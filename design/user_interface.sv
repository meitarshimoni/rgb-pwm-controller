==> flow/design.v <==
module user_interface(
    input logic sys_clk,
    input logic rst_n,
    input logic up_btn,
    input logic down_btn,
    input logic left_btn,
    input logic right_btn,
    input logic [23:0] rgb_msg,
    input logic rgb_valid,
    input logic [7:0] led_msg,
    input logic led_valid,
    output logic [7:0] leds_array,
    output [31:0] RGB_DISP
);
logic [7:0] r_temp;
logic [7:0] g_temp;
logic [7:0] b_temp;
logic [7:0] l_temp;
assign RGB_DISP = {l_temp, r_temp, g_temp, b_temp};
logic [1:0] val_ptr;
always_ff @(posedge sys_clk or negedge rst_n) begin
if (!rst_n) begin
    r_temp <= 'd0;
    g_temp <= 'd0;
    b_temp <= 'd0;
    l_temp <= 'b01;
    val_ptr <= 'd0;
    leds_array <= 8'b0000_0011;
end else begin
    if(rgb_valid) begin
        r_temp <= rgb_msg[23:16];
        g_temp <= rgb_msg[15:8];
        b_temp <= rgb_msg[7:0];
    end else if(led_valid) begin
    case(led_msg)
        16: l_temp <= 'h01;
        17: l_temp <= 'h02;
        default: l_temp <= 'h01;
    endcase
    end
    else begin
        if (left_btn && val_ptr < 3) val_ptr <= val_ptr + 1;
        if (right_btn && val_ptr > 0) val_ptr <= val_ptr - 1;
        unique case(val_ptr)
            0:  
            begin 
                leds_array <= 8'b0000_0011;
                if (up_btn && b_temp < 255) b_temp <= b_temp + 1;
                if (down_btn && b_temp > 0) b_temp <= b_temp - 1;
            end
            1:  
            begin
                leds_array <= 8'b0000_1100;
                if (up_btn && g_temp < 255) g_temp <= g_temp + 1;
                if (down_btn && g_temp > 0) g_temp <= g_temp - 1;
            end
            2:  
            begin
                leds_array <= 8'b0011_0000;
                if (up_btn && r_temp < 255) r_temp <= r_temp + 1;
                if (down_btn && r_temp > 0) r_temp <= r_temp - 1;
            end
            3:  
            begin
                leds_array <= 8'b1100_0000; 
                if (up_btn && l_temp < 'h02) l_temp <= l_temp + 1;
                if (down_btn && l_temp > 'h01) l_temp <= l_temp - 1;
            end
            default: 
            begin
                leds_array <= 8'b0000_0011;
                if (up_btn && b_temp < 255) b_temp <= b_temp + 1;
                if (down_btn && b_temp > 0) b_temp <= b_temp - 1;
            end
        endcase
    end
end
end
endmodule
From RTL to reports: user_interface
The steps from the RTL of user_interface to its reports follow in flow order. Line numbers count from 1 in the design file above. Operators: Yosys type, input widths -> output width; for muxes data width and select width s. The mark - stands for no value.

Top: user_interface. Clock input: sys_clk. Library: sky130hd. Timing corner: tt_025C_1v80.

Word level
Yosys after proc, flatten, opt, wreduce and memory -nomap, before mapping. Memory bits, and registers merged into a memory's read port (data or address), are not among the register bits. Print and check cells are not counted. Equal cells are merged and count once.

The entry for register bits reads 42. The figure for input port bits is 40. The entry for output and inout port bits reads 40. For elaborated cells the number is 82.

For add/sub/neg operators the number is 10. $lt $le $gt $ge: 10. For eq/ne operators the number is 5. Under mux-type cells stands 23. Bitwise gates (word level): 2. The entry for reduce/logical cells reads 26.

Operators with widths (number): $mux 8 (19); $add 8x1->8 const B (4); $sub 8x1->8 const B (4); $gt 8x1->1 const B (4); $pmux 8 s4 (1); $lt 8x8->1 const B (3); $reduce_and 3->1 (5); $reduce_bool 3->1 (4); $logic_and 1x1->1 (10); $reduce_bool 2->1 (5); $lt 8x2->1 const B (1); $eq 8x5->1 const B (1); $mux 2 (3); $eq 2x2->1 const B (2); $not 1->1 (2); $add 2x1->2 const B (1); $sub 2x1->2 const B (1); $gt 2x1->1 const B (1); $eq 2x1->1 const B (1); $lt 2x2->1 const B (1); $ne 2x2->1 const B (1); $logic_not 2->1 (1); $reduce_and 2->1 (1).

Logic depth
Yosys ltp: most cells in a row. Word level: on the elaborated netlist, between registers, memories and ports. Mapped: between sequential cells and ports; inverters and the memories' decode and read muxes count.

The figure for depth in word-level cells is 7. The entry for ABC_AREA reads 0. Gate-level depth with buffers: 11.

After synthesis
The flow's flattened synthesis, as Yosys stat reports it; memories are mapped. The netlist is that of the ABC_AREA named above (0 if unset); the other value can give another one. The area totals of this step are shown rounded.

Cell types: sky130_fd_sc_hd__dfrtp_1 (number 36, total area 900.864 sq um); sky130_fd_sc_hd__ha_1 (number 25, total area 312.8 sq um); sky130_fd_sc_hd__o21ai_0 (number 26, total area 130.125 sq um); sky130_fd_sc_hd__nand2_1 (number 31, total area 116.362 sq um); sky130_fd_sc_hd__mux2i_1 (number 11, total area 110.106 sq um); sky130_fd_sc_hd__a21oi_1 (number 16, total area 80.077 sq um); sky130_fd_sc_hd__a221o_1 (number 8, total area 80.077 sq um); sky130_fd_sc_hd__inv_1 (number 21, total area 78.826 sq um); sky130_fd_sc_hd__nor2_1 (number 21, total area 78.826 sq um); sky130_fd_sc_hd__xnor2_1 (number 8, total area 70.067 sq um); sky130_fd_sc_hd__nand4_1 (number 11, total area 68.816 sq um); sky130_fd_sc_hd__nor3_1 (number 13, total area 65.062 sq um); sky130_fd_sc_hd__xor2_1 (number 7, total area 61.309 sq um); sky130_fd_sc_hd__fa_1 (number 3, total area 60.058 sq um); sky130_fd_sc_hd__dfstp_2 (number 2, total area 52.55 sq um); sky130_fd_sc_hd__mux2_2 (number 4, total area 45.043 sq um); sky130_fd_sc_hd__nor2b_1 (number 7, total area 43.792 sq um); sky130_fd_sc_hd__a22oi_1 (number 5, total area 37.536 sq um).

Other cell types: 33; their cells: 75.

Standard cells after synthesis: 330. Under synthesis area stands 0.00294 sq mm. Under flip-flops stands 38. Under buffers stands 10.

Path before layout
Path of least setup slack by OpenSTA after synthesis, without wires, with an ideal clock, recovery checks aside; 20% of the period is set as input and as output delay. Where synthesis merged equal registers, the netlist keeps one of their names.

Path kind: register to register. Start point: register b_temp[4]. End point: register b_temp[6]. For period the number is 4.38 ns. The figure for library setup time is 0.096 ns. The entry for time at the first pin reads 0.000 ns. Under data arrival time stands 2.705 ns. The figure for data required time is 4.284 ns. For slack the number is 1.579 ns. Under path delay stands 2.801 ns. Under stages stands 11. Under path buffers stands 0. The entry for period reached after synthesis reads 2.801 ns.

"path delay" = arrival - input delay + setup time. "stages": output pins that drive a net of the path, with the launching flip-flop's if there is one; two outputs of one cell count as two. "period reached after synthesis" is the clock period less the worst setup slack; recovery checks do not enter. This is arithmetic on one report: input and output delays are still those of the set period (20% each). The rows between start and end are the longest chain of elaborated cells between them; the timing report does not say that the signal goes this way. Where chains are equally long, one stands for them. A line is the first line of the expression or statement that the cell stems from. Yosys adds cells for indexed reads and writes and turns some case tables into memories. At most two assigning lines are given for a register; there are more.

Path through: sky130_fd_sc_hd__dfrtp_1 > sky130_fd_sc_hd__or4_1 > sky130_fd_sc_hd__o21ai_0 > sky130_fd_sc_hd__inv_1 > sky130_fd_sc_hd__ha_1 > sky130_fd_sc_hd__nor2b_1 > sky130_fd_sc_hd__o21ai_0 > sky130_fd_sc_hd__a21oi_1 > sky130_fd_sc_hd__o21a_1 > sky130_fd_sc_hd__o21a_1 > sky130_fd_sc_hd__o31ai_1. For length of the longest elaborated chain the number is 7. For elaborated cells on any way between the ends the number is 13. Classes of those cells: add/sub: 2; compare: 2; mux: 5; reduce/logical: 4.

Ends and longest elaborated chain, after synthesis: start, declared (line 17) `logic [7:0] b_temp;`; start, assigned (line 33) `b_temp <= rgb_msg[7:0];`; start, assigned (line 48) `if (up_btn && b_temp < 255) b_temp <= b_temp + 1;`; $lt 8x8->1 (line 48); $logic_and 1x1->1 (line 48); $mux 8 (line 48); $mux 8 (line 49) `if (down_btn && b_temp > 0) b_temp <= b_temp - 1;`; $mux 8 (line 44) `unique case(val_ptr)`; $mux 8 (line 34) `end else if(led_valid) begin`; $mux 8 (line 30) `if(rgb_valid) begin`; end, assigned (line 33); end, assigned (line 48); end, declared (line 17).

Worst path after layout
Path of least setup slack in the final report of run B (OpenROAD, finished layout, wires in). Where an end is a register, its clock arrival counts in the times.

Path kind: input to register. Start point: input down_btn. End point: register b_temp[6]. For period the number is 4.59 ns. The figure for library setup time is 0.10 ns. The entry for time at the first pin reads 0.92 ns. Under data arrival time stands 3.58 ns. The figure for data required time is 4.77 ns. For slack the number is 1.19 ns. Under stages stands 10. Under path buffers stands 1.

The rows between start and end are the longest chain of elaborated cells between them; the timing report does not say that the signal goes this way. Where chains are equally long, one stands for them. At most two assigning lines are given for a register; there are more.

Path through: sky130_fd_sc_hd__clkdlybuf4s50_1 > sky130_fd_sc_hd__o21ai_0 > sky130_fd_sc_hd__inv_1 > sky130_fd_sc_hd__ha_1 > sky130_fd_sc_hd__nor2b_1 > sky130_fd_sc_hd__o21ai_0 > sky130_fd_sc_hd__a21oi_1 > sky130_fd_sc_hd__o21a_1 > sky130_fd_sc_hd__o21a_1 > sky130_fd_sc_hd__o31ai_1. For length of the longest elaborated chain the number is 5. For elaborated cells on any way between the ends the number is 7. Classes of those cells: mux: 4; reduce/logical: 3.

Ends and longest elaborated chain, after layout: start, declared (line 5) `input logic down_btn,`; $logic_and 1x1->1 (line 49) `if (down_btn && b_temp > 0) b_temp <= b_temp - 1;`; $mux 8 (line 49); $mux 8 (line 44) `unique case(val_ptr)`; $mux 8 (line 34) `end else if(led_valid) begin`; $mux 8 (line 30) `if(rgb_valid) begin`; end, assigned (line 33) `b_temp <= rgb_msg[7:0];`; end, assigned (line 48) `if (up_btn && b_temp < 255) b_temp <= b_temp + 1;`; end, declared (line 17) `logic [7:0] b_temp;`.

# Flow runs of user_interface

Record of 2 stored runs of the RTL-to-layout flow on user_interface, platform sky130hd. The runs are unordered. Constraints: input delay and output delay 20% of the set period each, output load 0.01 pF. "achieved period" means the clock period less the worst setup slack. The figure is calculated, with input and output delays left at 20% of the set period. By "time used up by the worst setup path" is meant the share of the clock period that the worst setup path is allowed (20% is reserved at inputs, 20% at outputs), minus its slack. Clock arrival times at its registers enter into it. By "total power of the final layout" is meant OpenSTA's value without simulated activity: inputs other than the clock are taken to toggle once in ten clock periods, and the tool carries that through the logic. Values from the reports are rounded here.

Files of run A:
==> flow/run.sh <==
#!/bin/bash
# the make line also repeats the synthesis and layout settings of config.mk as NAME=value (left out here)
make -C /OpenROAD-flow-scripts/flow DESIGN_CONFIG=/design/flow/config.mk WORK_HOME=/design/flow/orfs CLKGATE_MAP_FILE= finish
==> flow/config.mk <==
export PLATFORM = sky130hd
export DESIGN_NAME = user_interface
export DESIGN_NICKNAME = user_interface
export VERILOG_FILES = /design/flow/design.v
export SDC_FILE = /design/flow/constraint.sdc
export NUM_CORES = 4
export LEC_CHECK = 0
export CAP_MARGIN = 20
export CORE_MARGIN = 2
export CORE_UTILIZATION = 68
export GPL_ROUTABILITY_DRIVEN = 1
export MAX_ROUTING_LAYER = met4
export MIN_ROUTING_LAYER = met2
export SETUP_SLACK_MARGIN = 0.64
export SLEW_MARGIN = 20
==> flow/constraint.sdc <==
create_clock -name core_clock -period 3.37 [get_ports {sys_clk}]
set_input_delay 0.6740 -clock core_clock [delete_from_list [all_inputs] [get_ports {sys_clk}]]
set_output_delay 0.6740 -clock core_clock [all_outputs]
set_load 0.01 [all_outputs]

Outcome of run A: stopped before the end: routing reported DPL-0038.

Files of run B:
==> flow/run.sh <==
#!/bin/bash
# the make line also repeats the synthesis and layout settings of config.mk as NAME=value (left out here)
make -C /OpenROAD-flow-scripts/flow DESIGN_CONFIG=/design/flow/config.mk WORK_HOME=/design/flow/orfs CLKGATE_MAP_FILE= finish
==> flow/config.mk <==
export PLATFORM = sky130hd
export DESIGN_NAME = user_interface
export DESIGN_NICKNAME = user_interface
export VERILOG_FILES = /design/flow/design.v
export SDC_FILE = /design/flow/constraint.sdc
export NUM_CORES = 4
export LEC_CHECK = 0
export ABC_AREA = 0
export CAP_MARGIN = 20
export CELL_PAD_IN_SITES_DETAIL_PLACEMENT = 0
export CORE_ASPECT_RATIO = 1.1
export CORE_MARGIN = 2
export CORE_UTILIZATION = 25
export GPL_TIMING_DRIVEN = 0
export HOLD_SLACK_MARGIN = 0.07
export MAX_ROUTING_LAYER = met5
export PLACE_DENSITY = 0.64
export SETUP_SLACK_MARGIN = 0.79
export SLEW_MARGIN = 20
==> flow/constraint.sdc <==
create_clock -name core_clock -period 4.59 [get_ports {sys_clk}]
set_input_delay 0.9180 -clock core_clock [delete_from_list [all_inputs] [get_ports {sys_clk}]]
set_output_delay 0.9180 -clock core_clock [all_outputs]
set_load 0.01 [all_outputs]

Results of run B. The post-route utilization stands at 35.9 %. The measured sum of negative setup slack is 0.000 ns. The smallest hold slack comes to 0.537 ns. The overall die area stands at 0.0126 sq mm. The Yosys chip area after synthesis reads 0.00294 sq mm. The standard-cell area after routing comes to 0.00413 sq mm. The smallest setup slack reads 1.19 ns. The total power of the final layout is 2020 µW. The achieved period reads 3.399 ns. The time used up by the worst setup path reads 2.48 ns. Worst setup path kind: input to register.
