==> flow/design.v <==
package phy_design_params_pkg;
    localparam DATA_WIDTH = 8;
    localparam OVERSAMPLE_RATE = 16;  
    localparam SAMPLE_POINT = 6;
    typedef enum logic [2:0] {IDLE, START, DATA, STOP} state_e;
endpackage
import phy_design_params_pkg::*;
module rx_phy_fsm(
    input sys_clk,
    input rst_n,
    input baud_rate_oversample,  
    input logic rx_line,
    output logic rx_done,
    output logic [7:0] data_recived
);
logic [3:0] cnt2;  
logic [3:0] data_counter;
logic [phy_design_params_pkg::DATA_WIDTH-1:0] shift_reg;
logic rx_busy;
logic Q1,Q2,Q3;
always_ff @(posedge sys_clk or negedge rst_n) begin
    if (!rst_n) begin
        Q1 <= 0;
        Q2 <= 0;
        Q3 <= 0; 
    end else if (baud_rate_oversample) begin
        Q1 <= rx_line;
        Q2 <= Q1;
        Q3 <= Q2;
    end
end
phy_design_params_pkg::state_e current_state, next_state;
always_ff @(posedge sys_clk or negedge rst_n) begin
    if(!rst_n) current_state <= phy_design_params_pkg::IDLE;
    else if(baud_rate_oversample) current_state <= next_state;
end
always_ff @(posedge sys_clk or negedge rst_n) begin
    if(!rst_n) begin
        data_counter <= 'd0;
        cnt2 <= 'd0;
        rx_busy <= 1'b0;
        rx_done <= 1'b0;
        shift_reg <= 'd0;
        data_recived <= 'd0;
    end else if(baud_rate_oversample) begin
        case(next_state)
            phy_design_params_pkg::IDLE: begin
                rx_busy <= 1'b0;
                data_counter <= 'd0;
                rx_done <= 1'b0;  
            end
            phy_design_params_pkg::START: 
            begin
                cnt2 <= (cnt2 == 15) ? 'd0 : (cnt2 + 1);  
            end
            phy_design_params_pkg::DATA: 
                begin
                    rx_busy <= 1'b1;
                    data_counter <= (cnt2 != SAMPLE_POINT) ? data_counter : (data_counter + 1);  
                    cnt2 <= (cnt2 == 15) ? 'd0 : (cnt2 + 1); 
                    if (cnt2 == SAMPLE_POINT) begin
                       shift_reg[data_counter] <= rx_line;  
                    end
                end
            phy_design_params_pkg::STOP: 
                begin
                    cnt2 <= (cnt2 == 15) ? 'd0 : (cnt2 + 1);
                    rx_done <= (cnt2 == 15);
                    if(cnt2 == 15) begin
                        data_recived <= shift_reg;
                    end 
                end
            default: rx_busy <= 1'b0;
        endcase
    end
end
always_comb begin
    case(current_state)
        phy_design_params_pkg::IDLE: next_state = ((!Q1 && Q2)) ? phy_design_params_pkg::START : phy_design_params_pkg::IDLE;  
        phy_design_params_pkg::START:
            begin
                if ((cnt2 == 7) && (~Q1 && ~Q2 && ~Q3)) next_state = phy_design_params_pkg::DATA;
                else if ((cnt2 == 15) && !(~Q1 && ~Q2 && ~Q3)) next_state = phy_design_params_pkg::IDLE;
                else next_state = phy_design_params_pkg::START;  
            end
        phy_design_params_pkg::DATA: next_state = ((cnt2 == 15) && data_counter == 8) ? phy_design_params_pkg::STOP : phy_design_params_pkg::DATA;
        phy_design_params_pkg::STOP: 
            begin 
                if(!Q1 && Q2) next_state = phy_design_params_pkg::START;
                else if(cnt2 == 15) next_state = phy_design_params_pkg::IDLE;
                else next_state = phy_design_params_pkg::STOP;
            end  
        default: next_state = phy_design_params_pkg::IDLE;
    endcase
end
endmodule : rx_phy_fsm
=== From RTL to reports: rx_phy_fsm ===
What the tools print for rx_phy_fsm, step after step.
Lines are those of the file above, counted from 1.
Cell names lack the library's common part.
Not given: n/a

* Top module: rx_phy_fsm
* Clock: sys_clk
* Library: sky130hd
* Timing corner: tt_025C_1v80

=== Word level ===
Source: Yosys, flattened and elaborated, memories not mapped. Widths are those after wreduce. Registers that Yosys merges into a memory's read port (data or address) are not register bits. Print and check cells do not count.

* Bits in registers: 31
* Input bits: 4
* Memory cells: 0
* Output and inout port bits: 9
* Word-level cells: 63
* Memory bits (read-only): 0
* Word width x clocked read ports: 0
* Latch bits: 0
* RAM bits: 0

* Bitwise logic cells: 6
* Reduce/logical cells: 19
* Shift operators: 2
* Eq/ne operators: 12
* Add/subtract/negate cells: 3
* Order comparisons: 0
* Multipliers: 0
* Muxes and demuxes: 12
* Div/mod/pow operators: 0

{| class="wikitable"
|+ Operator list
! kind !! number
|-
| two-way mux 4 bit || 3
|-
| AND reduction 3 bit || 3
|-
| variable shift 1 x 5 -> 8 bit || 1
|-
| variable shift 1 x 5 -> 8 bit (first input constant) || 1
|-
| adder 4 x 1 -> 4 bit (second input constant) || 2
|-
| equality test 4 x 3 -> 1 bit (second input constant) || 2
|-
| equality test 4 bit (second input constant) || 2
|-
| bitwise AND 8 bit || 1
|-
| bitwise OR 8 bit || 1
|-
| NOT 8 bit || 1
|-
| parallel mux 4 bit (select 2 bit) || 1
|-
| parallel mux 2 bit (select 4 bit) || 1
|-
| logical AND 1 bit || 6
|-
| equality test 3 x 2 -> 1 bit (second input constant) || 2
|-
| zero test 3 bit || 2
|-
| two-way mux 2 bit || 3
|-
| negator 4 -> 5 bit || 1
|-
| equality test 2 bit (second input constant) || 2
|-
| AND reduction 2 bit || 2
|-
| nonzero test 2 bit || 2
|-
| != test 4 x 3 -> 1 bit (second input constant) || 1
|-
| NOT 1 bit || 3
|-
| equality test 3 x 1 -> 1 bit (second input constant) || 1
|-
| nonzero test 3 bit || 1
|-
| OR reduction 3 bit || 1
|-
| two-way mux 1 bit || 3
|-
| zero test 1 bit || 2
|-
| equality test 2 x 1 -> 1 bit (second input constant) || 1
|}

Other operator kinds: 2; their cells: 2.

=== Longest topological paths ===
Longest topological path by Yosys (ltp), each cell counted once; first at word level (registers and memories cut), then after technology mapping (sequential cells cut; the memories' decode and read muxes count).

* Word-level depth: 11
* ABC_AREA: 0
* Mapped depth: 9
* Mapped depth without buffers: 7

=== Netlist ===
Source: synth_stat.txt of the flow (Yosys; design flattened, memories mapped). It holds for the ABC_AREA given above (unset counts as 0); a run with the other value may have another netlist.

{| class="wikitable"
|+ Cells by type
! cell !! number !! total area (µm²)
|-
| dfrtp_1 || 31 || 775.744
|-
| mux2_4 || 8 || 120.115
|-
| mux2_2 || 8 || 90.086
|-
| ha_1 || 7 || 87.584
|-
| o2bb2ai_1 || 9 || 78.826
|-
| nand4_1 || 9 || 56.304
|-
| nand3_1 || 7 || 35.034
|-
| o21ai_0 || 6 || 30.029
|-
| a2111oi_4 || 1 || 27.526
|-
| a22o_1 || 3 || 26.275
|-
| dfstp_2 || 1 || 26.275
|-
| nor2_1 || 7 || 26.275
|-
| inv_1 || 6 || 22.522
|-
| a32o_1 || 2 || 20.019
|-
| mux2i_1 || 2 || 20.019
|-
| nor3_1 || 4 || 20.019
|-
| and3_1 || 3 || 18.768
|-
| nand2_1 || 5 || 18.768
|}

Not listed: further types 23, cells in them 34.

* Buffer cells: 5
* Chip area (Yosys): 1756.7 µm²
* Cell count: 153
* Area of sequential cells: 802.0 µm²
* Mapped flip-flops: 32

=== Timing after synthesis ===
Path of least setup slack by OpenSTA after synthesis, without wires, with an ideal clock, recovery checks aside; 20% of the period is set as input and as output delay. Where synthesis merged equal registers, the netlist keeps one of their names.

* Path type: flip-flop to flip-flop
* From: register data_counter[0]
* To: register data_recived[0]
* Arrival time: 2025 ps
* Clock period: 2810 ps
* Buffers on the path: 2
* Stages: 10
* Slack: 660 ps
* Path delay: 2150 ps
* Required time: 2685 ps
* Library setup time: 125 ps
* Launch time at the first pin: 0 ps
* Period reached after synthesis: 2150 ps

"path delay" = arrival - input delay + setup time.
"stages": output pins that drive a net of the path, with the launching flip-flop's if there is one; two outputs of one cell count as two.
"period reached after synthesis" = period - worst setup slack (recovery checks aside). The figure is calculated, with input and output delays left at 20% of the set period.
Between the ends stands the longest chain of elaborated cells between them, by number of cells; it is not shown to be the way that was timed. Of several equally long chains one is given.
A line is the first line of the expression or statement that the cell stems from. Yosys adds cells for indexed reads and writes and turns some case tables into memories.
A register here has more assigning lines than the two given.

* Cells stage by stage: dfrtp_1 clkbuf_1 inv_1 ha_1 nand4b_1 o2bb2ai_1 a211o_1 and3_1 buf_6 mux2_4
* Length of the longest elaborated chain: 6
* Elaborated cells between the ends (all ways): 6
* RTL lines with such cells: 3
* Those cells by class: 2 x eq/ne; 2 x mux; 2 x reduce/logical

{| class="wikitable"
|+ Ends and longest elaborated chain, after synthesis
! what !! line !! RTL
|-
| start, declared || 17 || <nowiki>logic [3:0] data_counter;</nowiki>
|-
| start, assigned || 39 || <nowiki>data_counter <= 'd0;</nowiki>
|-
| start, assigned || 59 || <nowiki>data_counter <= (cnt2 != SAMPLE_POINT) ? data_counter : (data_counter + 1);</nowiki>
|-
| equality test 4 bit || 86 || <nowiki>phy_design_params_pkg::DATA: next_state = ((cnt2 == 15) && data_counter == 8) ? phy_design_params_pkg::STOP : ...</nowiki>
|-
| logical AND 1 bit || 86 ||
|-
| two-way mux 1 bit || 86 ||
|-
| parallel mux 2 bit (select 4 bit) || 78 || <nowiki>case(current_state)</nowiki>
|-
| equality test 2 bit || 46 || <nowiki>case(next_state)</nowiki>
|-
| AND reduction 3 bit || n/a ||
|-
| end, assigned || 44 || <nowiki>data_recived <= 'd0;</nowiki>
|-
| end, assigned || 70 || <nowiki>data_recived <= shift_reg;</nowiki>
|-
| end, declared || 14 || <nowiki>output logic [7:0] data_recived</nowiki>
|}

=== Worst path after layout ===
From the final timing report of flow run 1: the path of least setup slack in the routed layout; clock arrival at registers is part of the times.
The report prints the path's times to 10 ps; the period is as set.

* Path type: flip-flop to flip-flop
* From: register cnt2[0]
* To: register data_recived[4]
* Clock period: 3430 ps
* Stages: 7
* Required time: 3590 ps
* Launch time at the first pin: 280 ps
* Library setup time: 110 ps
* Slack: 920 ps
* Buffers on the path: 0
* Arrival time: 2670 ps

Between the ends stands the longest chain of elaborated cells between them, by number of cells; it is not shown to be the way that was timed. Of several equally long chains one is given.
A register here has more assigning lines than the two given.

* Cells stage by stage: dfrtp_1 ha_1 and3_1 mux2i_1 a211o_1 and3_2 mux2_4
* Length of the longest elaborated chain: 7
* Elaborated cells between the ends (all ways): 13
* Those cells by class: 3 x eq/ne; 6 x mux; 4 x reduce/logical

{| class="wikitable"
|+ Ends and longest elaborated chain, post-layout
! what !! line !! RTL
|-
| start, declared || 16 || <nowiki>logic [3:0] cnt2;</nowiki>
|-
| start, assigned || 54 || <nowiki>cnt2 <= (cnt2 == 15) ? 'd0 : (cnt2 + 1);</nowiki>
|-
| start, assigned || 60 || <nowiki>cnt2 <= (cnt2 == 15) ? 'd0 : (cnt2 + 1);</nowiki>
|-
| equality test 4 bit || 83 || <nowiki>else if ((cnt2 == 15) && !(~Q1 && ~Q2 && ~Q3)) next_state = phy_design_params_pkg::IDLE;</nowiki>
|-
| logical AND 1 bit || 83 ||
|-
| two-way mux 1 bit || 83 ||
|-
| two-way mux 2 bit || 82 || <nowiki>if ((cnt2 == 7) && (~Q1 && ~Q2 && ~Q3)) next_state = phy_design_params_pkg::DATA;</nowiki>
|-
| parallel mux 2 bit (select 4 bit) || 78 || <nowiki>case(current_state)</nowiki>
|-
| equality test 2 bit || 46 || <nowiki>case(next_state)</nowiki>
|-
| AND reduction 3 bit || n/a ||
|-
| end, assigned || 44 || <nowiki>data_recived <= 'd0;</nowiki>
|-
| end, assigned || 70 || <nowiki>data_recived <= shift_reg;</nowiki>
|-
| end, declared || 14 || <nowiki>output logic [7:0] data_recived</nowiki>
|}

# Flow runs of rx_phy_fsm

Measured data: module rx_phy_fsm, platform sky130hd, 2 stored runs of the flow under differing settings, order arbitrary. Input and output delays are each 20% of the period that was set; the output load is 0.01 pF.
By "period reached" is meant the clock period of the run minus its worst setup slack. This is arithmetic on one report: input and output delays are still those of the set period (20% each).
"time on the worst setup path" is the time allowed to the run's worst setup path (the clock period less input and output delay, where it has them) less its slack. Clock arrival times count: a late capture clock shortens it, a late launch clock lengthens it.
"total power after layout" rests on the timing tool's default activity at the inputs, not on a simulated workload.
"time on the worst setup path" is known to 10 ps.

=== Flow run 1 ===
{| class="wikitable"
! Setting !! Value
|-
| period_ns || 3.43
|-
| CORE_UTILIZATION || 15
|-
| SETUP_SLACK_MARGIN || 0.69
|-
| PLACE_DENSITY_LB_ADDON || 0.02
|-
| HOLD_SLACK_MARGIN || 0.23
|-
| CORE_ASPECT_RATIO || 0.63
|-
| CORE_MARGIN || 9
|-
| CELL_PAD_IN_SITES_GLOBAL_PLACEMENT || 1
|-
| CAP_MARGIN || 5
|-
| MAX_ROUTING_LAYER || met5
|-
| SLEW_MARGIN || 20
|-
! Result !! Value
|-
| Chip area in the Yosys report || 1756.7 µm²
|-
| Time on the worst setup path || 2510 ps
|-
| Worst setup path type || flip-flop to flip-flop
|-
| Area of the die || 16035.2 µm²
|-
| Setup slack of the worst path || 917 ps
|-
| Total power after layout || 1.283 mW
|-
| Total negative setup slack || 0 ps
|-
| Period reached || 2513 ps
|-
| Utilization after layout || 20.1 %
|}

=== Flow run 2 ===
{| class="wikitable"
! Setting !! Value
|-
| period_ns || 1.89
|-
| CORE_UTILIZATION || 39
|-
| PLACE_DENSITY || 0.83
|-
| CELL_PAD_IN_SITES_GLOBAL_PLACEMENT || 0
|-
| CELL_PAD_IN_SITES_DETAIL_PLACEMENT || 2
|-
| GPL_ROUTABILITY_DRIVEN || 1
|-
| CTS_CLUSTER_SIZE || 29
|-
| MAX_ROUTING_LAYER || met4
|-
| CAP_MARGIN || 20
|-
| CORE_MARGIN || 2
|-
| SLEW_MARGIN || 20
|-
! Result !! Value
|-
| Chip area in the Yosys report || 1756.7 µm²
|-
| Time on the worst setup path || 2170 ps
|-
| Worst setup path type || flip-flop to flip-flop
|-
| Area of the die || 5057.3 µm²
|-
| Setup slack of the worst path || -278 ps
|-
| Total power after layout || 2.606 mW
|-
| Total negative setup slack || -4809 ps
|-
| Period reached || 2168 ps
|-
| Utilization after layout || 58.5 %
|}
