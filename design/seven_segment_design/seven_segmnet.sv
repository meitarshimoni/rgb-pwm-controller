==> flow/design.v <==
module clock_divider32#(parameter int div_by = 31250)(
    input logic sys_clk,
    input logic reset_n,
    output logic clk_32
);
logic [15:0] count;  
always_ff @(posedge sys_clk or negedge reset_n) begin
    if(!reset_n) begin
        count <= 0;
        clk_32 <= 0;
    end else begin
        if(count == (div_by/1)-1) begin
            clk_32 <= 1;
            count <= 0;
        end else begin
            count++;
            clk_32 <= 0;
        end
    end
end
endmodule
module seven_segment(
    input logic system_clock, 
    input logic cpu_rst_n,
    input logic [31:0] display_val,
    output logic [6:0] cathodes_out, 
    output logic [7:0] anodes
);
logic [3:0] digit_display;
clock_divider32 clk_div3200(.sys_clk(system_clock), .reset_n(cpu_rst_n), .clk_32(clock_enable));
always @(posedge system_clock or negedge cpu_rst_n) begin
    if(!cpu_rst_n) anodes <= 8'b0111_1111;
    else if (clock_enable) anodes <= {anodes[0], anodes[7:1]};
    else anodes <= anodes;
end
always_comb begin
    case(anodes) 
        'b0111_1111: digit_display = display_val[31:28];    
        'b1011_1111: digit_display = display_val[27:24];    
        'b1101_1111: digit_display = display_val[23:20];    
        'b1110_1111: digit_display = display_val[19:16];    
        'b1111_0111: digit_display = display_val[15:12];    
        'b1111_1011: digit_display = display_val[11:8];    
        'b1111_1101: digit_display = display_val[7:4];    
        'b1111_1110: digit_display = display_val[3:0];    
        default : digit_display = display_val[31:28];
    endcase
end
always_comb begin
    case (digit_display)
        'd0: cathodes_out = 'b000_0001;  
        'd1: cathodes_out = 'b100_1111;  
        'd2: cathodes_out = 'b001_0010;  
        'd3: cathodes_out = 'b000_0110;  
        'd4: cathodes_out = 'b100_1100;  
        'd5: cathodes_out = 'b010_0100;  
        'd6: cathodes_out = 'b010_0000;  
        'd7: cathodes_out = 'b000_1111;  
        'd8: cathodes_out = 'b000_0000;  
        'd9: cathodes_out = 'b000_0100;  
        'd10: cathodes_out = 'b000_1000;  
        'd11: cathodes_out = 'b110_0000;  
        'd12: cathodes_out = 'b011_0001;  
        'd13: cathodes_out = 'b100_0010;  
        'd14: cathodes_out = 'b011_0000;  
        'd15: cathodes_out = 'b011_1000;  
        default: cathodes_out = 'b000_0001;  
    endcase
end 
endmodule
# Tool chain data of seven_segment
# The steps from the RTL of seven_segment to its reports follow in flow order.
# Line numbers count from 1 in the design file above.
# Library cell names are shortened.
# A cell with - has no value.
dict set report setup {
  top_module {seven_segment}
  clock {system_clock}
  cell_library {sky130hd}
  pvt_corner {tt_025C_1v80}
}

# Elaborated design
# Yosys after proc, flatten, opt, wreduce and memory -nomap, before mapping. Enables and synchronous resets that opt folds into registers are not counted as muxes. Memory bits, and registers merged into a memory's read port (data or address), are not among the register bits. Print and check cells are not counted. Equal cells are merged and count once.
# Yosys's memory passes give these memory sizes; they may raise the number of words (mostly to a power of two), join words into wider ones and drop unused or constant bits.
dict set report bits {
  mem_bits_rw 0
  memories 1
  output_inout_bits 15
  clocked_rd_ports_x_width 0
  mem_bits_ro 112
  ff_bits 25
  latchBits 0
}
dict set report classes {
  n_div 0
  compare 0
  logic 0
  equal 8
  n_addsub 1
  reduce_and_logical 0
  muxes 3
  mul 0
  n_shift 0
}
# name words word_bits read_ports wr line_no
set memory_table {}
lappend memory_table {{(no name shown)} 16 7 1 0 50} ;# case (digit_display)
# op count
set op_table {}
lappend op_table {{8-bit equality test with constant B} 7}
lappend op_table {{4-bit case mux with 7-bit select} 1}
lappend op_table {{16-bit by 1-bit adder with 16-bit output with constant B} 1}
lappend op_table {{16-bit by 15-bit equality test with 1-bit output with constant B} 1}
lappend op_table {{16-bit two-way mux} 1}
lappend op_table {{1-bit two-way mux} 1}

# Logic depth
# Yosys ltp: most cells in a row. Word level: on the elaborated netlist, between registers, memories and ports. Mapped: between sequential cells and ports; inverters and the memories' decode and read muxes count.
dict set report depth {
  depth_word 2
  abc_area 0
  ltp_mapped 10
}

# Netlist
# Yosys stat after the flow's synthesis: flattened, memories mapped to cells. It holds for the ABC_AREA given above (unset counts as 0); a run with the other value may have another netlist.
# Totals and module areas in this step are rounded.
# cell_type count area_total_um2
set types {}
lappend types {dfrtp_1 18 450.432}
lappend types {dfstp_2 7 183.926}
lappend types {mux2_2 10 112.608}
lappend types {ha_1 8 100.096}
lappend types {xnor2_1 10 87.584}
lappend types {a22oi_1 8 60.058}
lappend types {nand3_1 11 55.053}
lappend types {and3_1 8 50.048}
lappend types {nor2_1 13 48.797}
lappend types {mux2_4 3 45.043}
lappend types {xor2_1 4 35.034}
lappend types {buf_6 3 33.782}
lappend types {nand2_1 9 33.782}
lappend types {and4bb_4 2 32.531}
lappend types {and4b_1 3 30.029}
lappend types {mux2i_1 3 30.029}
lappend types {inv_1 7 26.275}
lappend types {nor4b_4 1 23.773}
# Other cell types: 32; their cells: 43.
dict set report synth_totals {
  area_mm2 0.0018
  seq_area_mm2 0.0006344
  mapped_cells 171
  ffs 25
}
# By module: a second synthesis without flattening, with its own total; a netlist apart from the flattened one above.
dict set report hier_totals {
  hier_cells 198
  area_unflattened_mm2 0.001984
}
# Rows give one instance, submodules left out.
# mod cells n_inst mod_seq_area_mm2 mod_area_mm2
set by_module {}
lappend by_module {seven_segment 123 1 0.000209 0.00115}
lappend by_module {clock_divider32 75 1 0.0004254 0.0008346}

# Worst setup path after synthesis
# OpenSTA on the mapped netlist: ideal clock, no wires. The path of least setup slack (recovery checks aside). Input and output delay are each 20% of the period. Register names are those of the netlist, which keeps one name where synthesis merged equal registers.
dict set report synth_path {
  path_kind {flip-flop to output port}
  from {reg anodes[5]}
  to {out cathodes_out[3]}
  slack_ps 1053
  path_delay_ps 2675
  launch_ps 0
  arrival_time_ps 2675
  period_ps 4660
  driving_pins 10
  period_less_setup_slack_ps 3607
}
# "path_delay_ps" = arrival - input delay + setup time.
# A path that ends at an output port has no setup time.
# "driving_pins": output pins that drive a net of the path, with the launching flip-flop's if there is one; two outputs of one cell count as two.
# "period_less_setup_slack_ps" is the clock period less the worst setup slack; recovery checks do not enter. This is arithmetic on one report: input and output delays are still those of the set period (20% each).
# Between the ends stands the longest chain of elaborated cells between them, by number of cells; it is not shown to be the way that was timed. Of several equally long chains one is given.
# A line is the first line of the expression or statement that the cell stems from. Yosys adds cells for indexed reads and writes and turns some case tables into memories.
# A memory read counts as a cell of the chain, while the word-level depth stops at memories.
# At most two assigning lines are given for a register; there are more.
dict set report synth_via {
  path_cell_list {dfstp_2 -> and4_1 -> buf_6 -> and4bb_4 -> nor3_4 -> nand3_4 -> mux2i_1 -> inv_1 -> ha_1 -> mux4_2}
  elab_chain_cells 3
  cone_cells 9
  lines_between 2
  cone_classes {eq/ne: 7; mux: 1; memory: 1}
}
# element line_no
set synth_rtl {}
lappend synth_rtl {{start, declared} 27} ;# output logic [7:0] anodes
lappend synth_rtl {{start, assigned} 33} ;# else if (clock_enable) anodes <= {anodes[0], anodes[7:1]};
lappend synth_rtl {{start, assigned} 34} ;# else anodes <= anodes;
lappend synth_rtl {{8-bit equality test} 37} ;# case(anodes)
lappend synth_rtl {{4-bit case mux with 7-bit select} 37}
lappend synth_rtl {{memory read 16 x 7 bit} 50} ;# case (digit_display)
lappend synth_rtl {{end, declared} 26} ;# output logic [6:0] cathodes_out,

# Worst path after layout
# From the final timing report of run 1: the path of least setup slack in the routed layout; clock arrival at registers is part of the times.
# The report prints the path's times to 10 ps; the period is as set.
dict set report layout_path {
  path_kind {flip-flop to output port}
  from {reg anodes[1]}
  to {out cathodes_out[3]}
  arrival_time_ps 2920
  launch_ps 270
  period_ps 3100
  slack_ps -440
  driving_pins 11
}
# Between the ends stands the longest chain of elaborated cells between them, by number of cells; it is not shown to be the way that was timed. Of several equally long chains one is given.
# A memory read counts as a cell of the chain, while the word-level depth stops at memories.
# At most two assigning lines are given for a register; there are more.
dict set report layout_via {
  path_cell_list {dfstp_2 -> nand4_4 -> nor4b_4 -> buf_4 -> a21oi_4 -> nand3_4 -> mux2i_4 -> buf_6 -> ha_4 -> mux4_2 -> buf_6}
  elab_chain_cells 3
  cone_cells 9
  lines_between 2
  cone_classes {eq/ne: 7; mux: 1; memory: 1}
}
# element line_no
set layout_rtl {}
lappend layout_rtl {{start, declared} 27} ;# output logic [7:0] anodes
lappend layout_rtl {{start, assigned} 33} ;# else if (clock_enable) anodes <= {anodes[0], anodes[7:1]};
lappend layout_rtl {{start, assigned} 34} ;# else anodes <= anodes;
lappend layout_rtl {{8-bit equality test} 37} ;# case(anodes)
lappend layout_rtl {{4-bit case mux with 7-bit select} 37}
lappend layout_rtl {{memory read 16 x 7 bit} 50} ;# case (digit_display)
lappend layout_rtl {{end, declared} 26} ;# output logic [6:0] cathodes_out,

; Stored flow runs of seven_segment (2 of them; Yosys, OpenROAD, sky130hd). They differ in their settings and are not a sequence. Constraints: input delay and output delay 20% of the set period each, output load 0.01 pF.
; "achieved_period_ps" = clock period - worst setup slack. The figure is calculated, with input and output delays left at 20% of the set period.
; "critical_path_time_ps" means the part of the period allowed to the worst setup path (the constraints hold back 20% at inputs and 20% at outputs) less its slack; where the path has registers, the arrival times of their clocks count too.
; By "power_total_w" is meant OpenSTA's value without simulated activity: inputs other than the clock are taken to toggle once in ten clock periods, and the tool carries that through the logic.
; "critical_path_time_ps" is given in steps of 10 ps.
; The results are shown rounded.

[run 1: settings]
period_ns = 3.1
CORE_UTILIZATION = 42
SETUP_SLACK_MARGIN = 0.22
PLACE_DENSITY_LB_ADDON = 0.13
GPL_TIMING_DRIVEN = 1
CAP_MARGIN = 0
CORE_MARGIN = 2
SLEW_MARGIN = 20
[run 1: results]
synth_chip_area_mm2 = 0.0018
total_die_area_mm2 = 0.004827
stdcell_area_mm2 = 0.002835
utilization_pct = 69.9
timing.setup.ws_ps = -438
timing.setup.tns_ps = -2360
hold_worst_slack_ps = 504
power_total_w = 0.0006626
achieved_period_ps = 3538
critical_path_time_ps = 2920
timing.worst_path_kind = flip-flop to output port

[run 2: settings]
period_ns = 6.61
CAP_MARGIN = 20
CORE_MARGIN = 2
CORE_UTILIZATION = 40
SLEW_MARGIN = 20
[run 2: results]
synth_chip_area_mm2 = 0.0018
total_die_area_mm2 = 0.005054
stdcell_area_mm2 = 0.002348
utilization_pct = 53.9
timing.setup.ws_ps = 1250
timing.setup.tns_ps = 0
hold_worst_slack_ps = 489
power_total_w = 0.0002882
achieved_period_ps = 5360
critical_path_time_ps = 2720
timing.worst_path_kind = input port to output port
